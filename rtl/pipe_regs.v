==> flow/design.v <==
module fetch_stage(
    input clk,
    input reset,
    input stall,
    input flush,
    input cpu_halt,
    input pc_src,     
    input [31:0] csr_pc_update,
    input [31:0] pc_target,
    input csr_update_pc,
    input [31:0] mem_instr,
    output [31:0] pc_out,
    output reg [31:0] pc,  
    output pc_trap,
    output [31:0] instr_fetch_addr
);
  assign instr_fetch_addr = pc >> 2;
  wire [31:0] pc_4 = pc +4;
  assign pc_out = pc_4;
  assign pc_trap = (pc[1:0] != 2'b00);
reg pc_raw_grab;
always @(posedge clk or posedge reset) begin
    if(reset) begin
        pc <= 32'h0;
        pc_raw_grab <= 0;
    end else begin
        if(stall || cpu_halt)
            pc <= pc;
        else if(flush)
            pc <= pc_target;
        else if(csr_update_pc)
            pc <= csr_pc_update;
        else begin
                pc <= pc + 4;
        end
    end
end
endmodule
module decode_stage(
  input clk,
  input [31:0] IF_ID_instr,
  input [31:0] IF_ID_pc,
  input [31:0] mem_wb_result,
  input [4:0]  wb_rd,           
  input [4:0]  ram_rd_reg,
  input [31:0] wb_result,       
  input        wb_reg_write,    
  input        wb_is_load_reg,
  output [31:0] id_rs1_val,
  output [31:0] id_rs2_val,
  output        id_reg_write_reg,
  output [31:0] id_imm_val,
  output [4:0]  id_alu_op,
  output [2:0]  id_div_op,
  output [4:0]  id_rd_addr,
  output [4:0]  id_rs1_addr,
  output [4:0]  id_rs2_addr,
  output        id_alu_src,  
  output [2:0]  id_branch_type,
  output        id_is_branch,
  output        id_jal_jump,
  output        id_jalr_jump,
  output        id_decoder_illegal,
  output        id_is_load,
  output        id_is_store,
  output [2:0]  id_load_type,
  output [2:0]  id_store_type,
  output        id_div_start,
  output        id_div_instruction,
  output        id_is_lui,
  output        cpu_halt,
  output        is_auipc,
  output [2:0]  csr_func,
  output        csr_write_enable,
  output        wrote_to_regfile,
  output [11:0] csr_addr,
  output        is_mret
 );
  wire [4:0] rs1_wire;
  wire [4:0] rs2_wire;
  wire [4:0] rd_wire;
  assign id_rd_addr = rd_wire;
  wire [31:0] wb_final_data = (wb_is_load_reg) ? mem_wb_result : wb_result;
  assign id_rs1_addr = rs1_wire;
  assign id_rs2_addr = rs2_wire;
  decoder decoder_module(
    .instr(IF_ID_instr),
    .rd(rd_wire),
    .rs1(rs1_wire),
    .rs2(rs2_wire),
    .imm(id_imm_val),
    .alu_op(id_alu_op),
    .reg_write(id_reg_write_reg),
    .alu_src(id_alu_src),
    .b_type(id_branch_type),
    .is_branch(id_is_branch),
    .jal_jump(id_jal_jump),
    .jalr_jump(id_jalr_jump),
    .decoder_illegal(id_decoder_illegal),
    .is_load(id_is_load),
    .is_store(id_is_store),
    .load_type(id_load_type),
    .store_type(id_store_type),
    .div_op(id_div_op),
    .div_start(id_div_start),
    .is_div_instruction(id_div_instruction),
    .is_lui(id_is_lui),
    .cpu_halt(cpu_halt),
    .is_auipc(is_auipc),
    .csr_func(csr_func),
    .csr_write_enable(csr_write_enable),
    .csr_addr(csr_addr),
    .is_mret(is_mret)
  );
  regfile reg_file_module(
    .clk(clk),
    .rs1(rs1_wire),
    .rs2(rs2_wire),
    .rd(wb_rd),
    .result(wb_final_data),
    .csr_write_enable(csr_write_enable),
    .reg_write(wb_reg_write),
    .rs1_val(id_rs1_val),
    .rs2_val(id_rs2_val),
    .wrote_to_regfile(wrote_to_regfile)
  );
endmodule
module execute_stage(
  input clk,
  input reset,
  input [31:0] id_pc_reg,
  input [31:0] id_pc_4_reg,
  input [31:0] id_rs1_val_reg,
  input [31:0] id_rs2_val_reg,
  input [31:0] id_imm_val_reg,
  input id_alu_src_reg,
  input id_is_branch_reg,
  input [2:0] id_branch_type_reg,
  input id_jal_jump_reg,
  input id_jalr_jump_reg,
  input [4:0] id_alu_op_reg,
  input [2:0] id_div_op_reg,
  input       id_div_instruction,
  input       id_ex_is_lui_reg,
  input        id_ex_is_auipc,
  input        ex_mem_reg_write_reg,
  input [4:0]  ex_mem_rd,
  input [4:0]  mem_wb_rd,
  input [4:0]  id_rs1_addr,
  input [4:0]  id_rs2_addr,
  input [31:0] ex_mem_result_reg,
  input [31:0] mem_wb_result_reg,
  input        mem_wb_write_reg,
  input [2:0] load_type,
  input [2:0] store_type,
  input is_load,
  input is_store,
  output [31:0] ex_result,
  output        flush,
  output [31:0] ex_pc_target,
  output [31:0] ex_ram_address,
  output divider_busy,
  output divider_finished_comb,
  output reg misaligned,
  output [31:0] csr_w_data,
  output send_to_uart
);
  wire [31:0] forward_val_b;
  wire [31:0] forward_val_a;
  wire [31:0] forward_val_b_inter;
  wire [31:0] div_result, alu_result;
  wire [31:0] alu_b = id_alu_src_reg ? id_imm_val_reg : forward_val_b;
  wire [31:0] result = id_div_instruction ? div_result : (id_ex_is_lui_reg) ? id_imm_val_reg : (id_ex_is_auipc) ? (id_pc_reg + id_imm_val_reg) : alu_result;
  wire divider_finished;
  assign divider_finished_comb = id_div_instruction && divider_finished;
  wire div_busy;
  assign divider_busy = div_busy;
  wire divider_trigger;
  assign divider_trigger = id_div_instruction && !div_busy && !divider_finished;
  wire take_branch;
  wire ex_jump_branch_taken;
  wire [31:0] target_pc_imm;  
  assign target_pc_imm   = id_pc_reg + id_imm_val_reg;
  wire [31:0] target_rs1_imm;  
  assign target_rs1_imm  = (forward_val_a + id_imm_val_reg ) & ~32'h1;
  assign ex_jump_branch_taken = id_jal_jump_reg || id_jalr_jump_reg || (id_is_branch_reg && take_branch);
  assign flush = id_jal_jump_reg || id_jalr_jump_reg || (id_is_branch_reg && take_branch);
  assign ex_pc_target = ((id_jalr_jump_reg) ? target_rs1_imm : target_pc_imm);
  assign ex_ram_address = forward_val_a + id_imm_val_reg;
  always @(*) begin
    misaligned = 1'b0;
    if(is_load) begin
      misaligned = (load_type == 3'b010 && ex_ram_address[1:0] != 2'b00) |
                    (load_type == 3'b01 && ex_ram_address[0] != 1'b0);
    end
    else if(is_store) begin
      misaligned = (store_type == 3'b010 && ex_ram_address[1:0] != 2'b00) |
                    (store_type == 3'b01 && ex_ram_address[0] != 1'b0);
    end
  end
  assign ex_result = (id_jal_jump_reg || id_jalr_jump_reg) ? id_pc_4_reg:  result;
  assign csr_w_data = forward_val_a;
  assign forward_val_a =
    (ex_mem_reg_write_reg && (ex_mem_rd != 0) && (ex_mem_rd == id_rs1_addr)) ? ex_mem_result_reg :
    (mem_wb_write_reg     && (mem_wb_rd != 0) && (mem_wb_rd == id_rs1_addr))  ? mem_wb_result_reg :
    id_rs1_val_reg ;
   assign forward_val_b_inter =
    (ex_mem_reg_write_reg && (ex_mem_rd != 0) && (ex_mem_rd == id_rs2_addr)) ? ex_mem_result_reg :
    (mem_wb_write_reg     && (mem_wb_rd != 0) && (mem_wb_rd == id_rs2_addr)) ? mem_wb_result_reg :
    id_rs2_val_reg;
  assign forward_val_b = id_alu_src_reg ? id_imm_val_reg : forward_val_b_inter;
  assign send_to_uart = ex_ram_address >= 32'h10000004;
  alu alu_module(
    .a(forward_val_a),
    .b(alu_b),
    .alu_op(id_alu_op_reg),
    .result(alu_result)
  );
    divider divider_module(
    .clk(clk),
    .divisor(forward_val_b),
    .dividend(forward_val_a),
    .start(divider_trigger),
    .div_op(id_div_op_reg),
    .result(div_result),
    .busy(div_busy),
    .finished(divider_finished)
  );
  branch_unit branch_unit_module(
    .is_branch(id_is_branch_reg),
    .b_type(id_branch_type_reg),
    .rs1_val(forward_val_a),
    .rs2_val(forward_val_b),
    .take_branch(take_branch)
  );
endmodule
From RTL to reports: fetch_stage
What the tools print for fetch_stage, step after step. Line numbers count from 1 in the design file above. Operators: Yosys type, input widths -> output width; for muxes data width and select width s. Library cell names are shortened. A cell with n/a has no value.

Top: fetch_stage. Clock input: clk. Standard-cell library: sky130hd. Corner: tt_025C_1v80.

Elaborated design
Yosys after proc, flatten, opt, wreduce and memory -nomap, before mapping. Enables and synchronous resets that opt folds into registers are not counted as muxes. Memory bits, and registers merged into a memory's read port (data or address), are not among the register bits. Print and check cells are not counted. Equal cells are merged and count once.

For register bits after elaboration the number is 32. The figure for latch bits is 0. For memory bits (writable) the number is 0. The figure for ROM bits is 0. For word width x clocked read ports the number is 0. For memory cells the number is 0. Under bits of input ports stands 103. For output and inout bits the number is 97. For elaborated cells the number is 6.

$add $sub $neg: 1. $mul: 0. Divide/modulo/power cells: 0. Order comparisons: 0. For equality and inequality tests the number is 0. Shifts and indexed selects: 0. Muxes and demuxes: 2. The entry for bitwise gates (word level) reads 0. Under reductions and logical operators stands 2.

Operators with widths (number): $mux 32 (2); $add 32x3->32 const B (1); $reduce_bool 2->1 (1); $logic_or 1x1->1 (1).

Longest topological paths
Longest topological path by Yosys (ltp), each cell counted once; first at word level (registers and memories cut), then after technology mapping (sequential cells cut; the memories' decode and read muxes count).

For word-level depth the number is 3. For ABC_AREA the number is 0. The entry for depth in mapped cells reads 7. Under mapped depth without buffers stands 5.

After synthesis
Yosys stat after the flow's synthesis: flattened, memories mapped to cells. It holds for the ABC_AREA given above (unset counts as 0); a run with the other value may have another netlist.

Under standard cells after synthesis stands 372. The entry for cell area after synthesis reads 2961.6 um^2. For sequential part of the area the number is 800.8 um^2. The entry for flip-flop cells reads 32. The figure for buffers is 65.

Cell types: dfrtp_1 (number 32, area in all 800.768 um^2); buf_4 (number 34, area in all 255.245 um^2); xnor2_1 (number 16, area in all 140.134 um^2); o21ai_0 (number 21, area in all 105.101 um^2); nand2_1 (number 27, area in all 101.347 um^2); clkbuf_1 (number 25, area in all 93.84 um^2); a22oi_1 (number 12, area in all 90.086 um^2); xor2_1 (number 10, area in all 87.584 um^2); nor2_1 (number 22, area in all 82.579 um^2); a21oi_1 (number 15, area in all 75.072 um^2); nand3_1 (number 15, area in all 75.072 um^2); a311o_1 (number 6, area in all 60.058 um^2); and4_1 (number 6, area in all 52.55 um^2); mux2i_1 (number 5, area in all 50.048 um^2); nor4_1 (number 8, area in all 50.048 um^2); a22o_1 (number 5, area in all 43.792 um^2); and3_1 (number 7, area in all 43.792 um^2); o2bb2ai_1 (number 5, area in all 43.792 um^2).

Other cell types: 38; their cells: 101.

Timing after synthesis
Path of least setup slack by OpenSTA after synthesis, without wires, with an ideal clock, recovery checks aside; 20% of the period is set as input and as output delay. Where synthesis merged equal registers, the netlist keeps one of their names.

Kind: register -> output. From: reg pc[2]. To: out pc_out[30]. The entry for period reads 3510 ps. External output delay: 702 ps. Under time at the first pin stands 0 ps. The entry for data arrival time reads 2200 ps. Under required time stands 2808 ps. Setup slack: 608 ps. Path delay: 2200 ps. The figure for stages is 7. Under buffers on the path stands 1. The figure for synthesis period reached is 2902 ps.

"path delay" is the arrival time less input delay plus setup time. At an output port there is no setup time. "stages" counts driving pins, that of a launching flip-flop among them; a cell with two outputs on the path counts twice. "synthesis period reached" = period - worst setup slack (recovery checks aside). The figure is calculated, with input and output delays left at 20% of the set period. The rows between start and end are the longest chain of elaborated cells between them; the timing report does not say that the signal goes this way. Where chains are equally long, one stands for them. Each line given opens the expression or statement behind the cell; cells for indexed reads and writes are added by Yosys, which also makes memories of some case tables. At most two assigning lines are given for a register; there are more.

Cells stage by stage: dfrtp_1 > ha_1 > nand3_1 > or4_1 > buf_2 > or3_4 > xnor2_1. Under length of the longest elaborated chain stands 1. The figure for elaborated cells on any way between the ends is 1. Classes of those cells: add/sub (1).

RTL lines, path post-synthesis: start: declaration (RTL line 13) `output reg [31:0] pc,`; start: assignment (RTL line 28) `pc <= pc;`; start: assignment (RTL line 30); $add 32x3->32 (RTL line 18) `wire [31:0] pc_4 = pc +4;`; end: declaration (RTL line 12) `output [31:0] pc_out,`.

Timing after layout
From the final timing report of flow run B: the path of least setup slack in the routed layout; clock arrival at registers is part of the times. The report prints the path's times to 10 ps; the period is as set.

Kind: register -> output. From: reg pc[13]. To: out pc_out[30]. The entry for period reads 2460 ps. External output delay: 490 ps. Under time at the first pin stands 280 ps. The entry for data arrival time reads 2130 ps. Under required time stands 1970 ps. Setup slack: -160 ps. The figure for stages is 6. Under buffers on the path stands 1.

The rows between start and end are the longest chain of elaborated cells between them; the timing report does not say that the signal goes this way. Where chains are equally long, one stands for them. At most two assigning lines are given for a register; there are more.

Cells stage by stage: dfrtp_2 > nand4_4 > or4_4 > or3_4 > xnor2_2 > buf_2. Under length of the longest elaborated chain stands 1. The figure for elaborated cells on any way between the ends is 1. Classes of those cells: add/sub (1).

RTL lines, path post-layout: start: declaration (RTL line 13) `output reg [31:0] pc,`; start: assignment (RTL line 28) `pc <= pc;`; start: assignment (RTL line 30); $add 32x3->32 (RTL line 18) `wire [31:0] pc_4 = pc +4;`; end: declaration (RTL line 12) `output [31:0] pc_out,`.

--- measured runs ---
Design fetch_stage on sky130hd. What follows are 2 stored runs of the flow, each under its own settings; their order means nothing. The constraints put input and output delay at 20% of the set period each and load the outputs with 0.01 pF. By "reached clock period" is meant the clock period of the run minus its worst setup slack. This is arithmetic on one report: input and output delays are still those of the set period (20% each). "total design power" is the tool's figure for a default switching activity; nothing was simulated.

Flow run A has these settings: period_ns 3.12; CORE_UTILIZATION 68; SETUP_SLACK_MARGIN -0.02; CELL_PAD_IN_SITES_GLOBAL_PLACEMENT 1; GPL_TIMING_DRIVEN 1; GPL_ROUTABILITY_DRIVEN 1; CTS_CLUSTER_SIZE 12; CTS_CLUSTER_DIAMETER 202; CAP_MARGIN 35; SLEW_MARGIN 40; MIN_ROUTING_LAYER met1; MAX_ROUTING_LAYER met5; CORE_MARGIN 2. Outcome: no results, placement failed with GPL-0301.

Flow run B has these settings: period_ns 2.46; CORE_UTILIZATION 25; PLACE_DENSITY_LB_ADDON 0.06; GPL_TIMING_DRIVEN 0; CTS_CLUSTER_SIZE 73; CTS_CLUSTER_DIAMETER 260; SLEW_MARGIN 35; MAX_ROUTING_LAYER met4; CAP_MARGIN 20; CORE_MARGIN 2. The standard-cell area after routing reads 5779.3 um^2. The total design power comes to 0.003237 W. The setup slack of the worst path comes to -164 ps. The reached clock period comes to 2624 ps. The die outline area comes to 12732.9 um^2. The measured utilization of the finished layout is 50.4%. The measured total negative slack on setup checks is -762 ps. The synthesis area reads 2961.6 um^2.
--- end ---
